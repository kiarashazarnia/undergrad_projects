==> flow/design.v <==
module stack (
	input        clk, rst,
	input        pop,
	input        push,
	input[11:0]  inp,
	output logic[11:0] out);
	logic[11:0] address[7:0];
	logic[3:0] head;
	always@(posedge clk or posedge rst) begin : proc_wire
		if(rst)
			head = 0;
        else if(push) begin
			address[head] = inp;
			head = head + 1;
		end
        else if(pop) begin
			out = address[head - 1];
			head = head - 1;
		end
	end
endmodule
* Step by step through the tools: stack
Tool output for the design above, in the order of the flow. Lines are those of the file above, counted from 1. Operators: Yosys type, input widths -> output width; for muxes data width and select width s. Library cell names are shortened. The mark - stands for no value.
Set-up: top stack, clock clk, cell library sky130hd, library corner tt_025C_1v80

* Elaborated design
Yosys after proc, flatten, opt, wreduce and memory -nomap, before mapping. Print and check cells are not counted. Equal cells are merged and count once.
Operators by class: bitwise logic cells 10, eq/ne operators 14, add/sub/neg operators 2, reduce/logical cells 20, multiplexer cells 11
Operators by type and width (number):
- $pmux 12 s8 | 1
- $mux 12 | 8
- $reduce_or 7->1 | 8
- $reduce_and 3->1 | 9
- $eq 3x3->1 const B | 8
- $eq 3x2->1 const B | 4
- $not 1->1 | 10
- $mux 4 | 2
- $eq 3x1->1 const B | 2
- $logic_not 3->1 | 2
- $add 4x1->4 const B | 1
- $sub 4x1->4 const B | 1
- $reduce_bool 2->1 | 1
Word-level totals: bits of input ports 16, elaborated cells 67, output and inout bits 12, register bits 112

* Depth
Longest topological path by Yosys (ltp), each cell counted once; first at word level (registers and memories cut), then after technology mapping (sequential cells cut; the memories' decode and read muxes count).
Logic depth: depth in word-level cells 4, ABC_AREA 0, mapped depth 8, depth with buffers taken out 7

* Netlist
Source: synth_stat.txt of the flow (Yosys; design flattened, memories mapped). It holds for the ABC_AREA given above (unset counts as 0); a run with the other value may have another netlist. The area totals of this step are shown rounded.
Cell types:
- edfxtp_1 | number 108, area in all 3243.11 sq um
- a22oi_1 | number 18, area in all 135.13 sq um
- a221oi_1 | number 15, area in all 131.376 sq um
- mux2_2 | number 11, area in all 123.869 sq um
- a21oi_1 | number 20, area in all 100.096 sq um
- ha_1 | number 8, area in all 100.096 sq um
- dfrtp_1 | number 3, area in all 75.072 sq um
- nor2_1 | number 19, area in all 71.318 sq um
- buf_2 | number 11, area in all 55.053 sq um
- nand2_1 | number 12, area in all 45.043 sq um
- nor4_1 | number 5, area in all 31.28 sq um
- inv_1 | number 7, area in all 26.275 sq um
- o21ai_0 | number 5, area in all 25.024 sq um
- a222oi_1 | number 2, area in all 20.019 sq um
- clkbuf_1 | number 4, area in all 15.014 sq um
- nand2b_1 | number 2, area in all 12.512 sq um
- mux2i_1 | number 1, area in all 10.01 sq um
- nor3_1 | number 2, area in all 10.01 sq um
Other cell types: 10; their cells: 10.
Synthesis totals: sequential area 3318 sq um, mapped area 4299 sq um, flip-flop cells 111, mapped cells 263, buffers 16

* Timing after synthesis
OpenSTA on the mapped netlist: ideal clock, no wires. The path of least setup slack (recovery checks aside). Input and output delay are each 20% of the period. Register names are those of the netlist, which keeps one name where synthesis merged equal registers.
Timing after synthesis: kind register -> register, start register head[0], end register address[4][0], arrival time 2501 ps, period 3250 ps, buffers on the path 1, time at the first pin 0 ps, slack 337 ps, path delay 2913 ps, data required time 2838 ps, setup time 412 ps, driving pins on the path 7, period reached after synthesis 2913 ps
"path delay" is the arrival time less input delay plus setup time. "driving pins on the path" counts driving pins, that of a launching flip-flop among them; a cell with two outputs on the path counts twice. "period reached after synthesis" = period - worst setup slack (recovery checks aside). The figure is calculated, with input and output delays left at 20% of the set period. The rows between start and end are the longest chain of elaborated cells between them; the timing report does not say that the signal goes this way. Where chains are equally long, one stands for them. Each line given opens the expression or statement behind the cell; cells for indexed reads and writes are added by Yosys, which also makes memories of some case tables. At most two assigning lines are given for a register; there are more. The path ends at the enable pin of a flip-flop; only ways to that pin are counted.
On the way, after synthesis: path through dfrtp_1 -> inv_1 -> ha_1 -> ha_1 -> or2_0 -> buf_2 -> nor4_1, cells in the longest elaborated chain 4, elaborated cells on any way between the ends 10, RTL lines with such cells 1, those cells by class eq/ne (6); logic (1); reduce/logical (3)
RTL lines, path after synthesis:
- start: declaration | line 8 | logic[3:0] head;
- start: assignment | line 14 | head = head + 1;
- start: assignment | line 18 | head = head - 1;
- $eq 3x3->1 | line 13 | address[head] = inp;
- $reduce_or 7->1
- $not 1->1
- $reduce_and 3->1
- end: assignment | line 13
- end: declaration | line 7 | logic[11:0] address[7:0];

* Worst path after layout
From the final timing report of run 1: the path of least setup slack in the routed layout; clock arrival at registers is part of the times. The report prints the path's times to 10 ps; the period is as set.
Timing after layout: kind register -> register, start register head[0], end register address[2][10], setup time 280 ps, buffers on the path 4, data required time 2670 ps, time at the first pin 350 ps, slack 370 ps, arrival time 2300 ps, driving pins on the path 10, period 2610 ps
The rows between start and end are the longest chain of elaborated cells between them; the timing report does not say that the signal goes this way. Where chains are equally long, one stands for them. At most two assigning lines are given for a register; there are more. The path ends at the enable pin of a flip-flop; only ways to that pin are counted.
On the way, after layout: path through dfrtp_2 -> inv_4 -> ha_4 -> ha_4 -> or2_1 -> buf_6 -> buf_12 -> buf_12 -> nor4_4 -> buf_12, cells in the longest elaborated chain 4, elaborated cells on any way between the ends 10, RTL lines with such cells 1, those cells by class eq/ne (6); logic (1); reduce/logical (3)
RTL lines, path after layout:
- start: declaration | line 8 | logic[3:0] head;
- start: assignment | line 14 | head = head + 1;
- start: assignment | line 18 | head = head - 1;
- $eq 3x3->1 | line 13 | address[head] = inp;
- $reduce_or 7->1
- $not 1->1
- $reduce_and 3->1
- end: assignment | line 13
- end: declaration | line 7 | logic[11:0] address[7:0];

Wiki page: stack / flow data

Measured data: module stack, platform sky130hd, 2 stored runs of the flow under differing settings, order arbitrary. Input and output delays are each 20% of the period that was set; the output load is 0.01 pF.
"period reached" = clock period - worst setup slack. The figure is calculated, with input and output delays left at 20% of the set period.
"critical path time" means the part of the period allowed to the worst setup path (the constraints hold back 20% at inputs and 20% at outputs) less its slack; where the path has registers, the arrival times of their clocks count too.
"total power of the final layout": no workload was simulated; the value follows from the tool's default switching activity.
"critical path time" is known to 10 ps.
The measured numbers are rounded.

[run 1] flow files
==> flow/run.sh <==
#!/bin/bash
# the make line also repeats the synthesis and layout settings of config.mk as NAME=value (left out here)
make -C /OpenROAD-flow-scripts/flow DESIGN_CONFIG=/design/flow/config.mk WORK_HOME=/design/flow/orfs CLKGATE_MAP_FILE= finish
==> flow/config.mk <==
export PLATFORM = sky130hd
export DESIGN_NAME = stack
export DESIGN_NICKNAME = stack
export VERILOG_FILES = /design/flow/design.v
export SDC_FILE = /design/flow/constraint.sdc
export NUM_CORES = 4
export LEC_CHECK = 0
export CAP_MARGIN = 20
export CELL_PAD_IN_SITES_DETAIL_PLACEMENT = 2
export CORE_MARGIN = 6
export CORE_UTILIZATION = 23
export CTS_CLUSTER_SIZE = 78
export GPL_TIMING_DRIVEN = 0
export MAX_ROUTING_LAYER = met4
export PLACE_DENSITY_LB_ADDON = 0.29
export SETUP_SLACK_MARGIN = 0.65
export SLEW_MARGIN = 20
export TNS_END_PERCENT = 10
==> flow/constraint.sdc <==
create_clock -name core_clock -period 2.61 [get_ports {clk}]
set_input_delay 0.5220 -clock core_clock [delete_from_list [all_inputs] [get_ports {clk}]]
set_output_delay 0.5220 -clock core_clock [all_outputs]
set_load 0.01 [all_outputs]

[run 1] result: summed negative setup slack 0 ps; critical path time 2240 ps; worst path kind register -> register; total power of the final layout 7396 uW; die outline area 22120 sq um; period reached 2235 ps; setup slack of the critical path 375 ps; standard-cell area after routing 5941 sq um; final design utilization 32.7%; synthesis area 4299 sq um

[run 2] flow files
==> flow/run.sh <==
#!/bin/bash
# the make line also repeats the synthesis and layout settings of config.mk as NAME=value (left out here)
make -C /OpenROAD-flow-scripts/flow DESIGN_CONFIG=/design/flow/config.mk WORK_HOME=/design/flow/orfs CLKGATE_MAP_FILE= finish
==> flow/config.mk <==
export PLATFORM = sky130hd
export DESIGN_NAME = stack
export DESIGN_NICKNAME = stack
export VERILOG_FILES = /design/flow/design.v
export SDC_FILE = /design/flow/constraint.sdc
export NUM_CORES = 4
export LEC_CHECK = 0
export CAP_MARGIN = 20
export CORE_ASPECT_RATIO = 1.52
export CORE_MARGIN = 3
export CORE_UTILIZATION = 47
export CTS_CLUSTER_SIZE = 32
export MAX_ROUTING_LAYER = met4
export PLACE_DENSITY = 0.88
export SLEW_MARGIN = 25
==> flow/constraint.sdc <==
create_clock -name core_clock -period 5.31 [get_ports {clk}]
set_input_delay 1.0620 -clock core_clock [delete_from_list [all_inputs] [get_ports {clk}]]
set_output_delay 1.0620 -clock core_clock [all_outputs]
set_load 0.01 [all_outputs]

[run 2] result: summed negative setup slack 0 ps; critical path time 2100 ps; worst path kind input -> register; total power of the final layout 2991 uW; die outline area 10360 sq um; period reached 3166 ps; setup slack of the critical path 2144 ps; standard-cell area after routing 5080 sq um; final design utilization 57.5%; synthesis area 4299 sq um
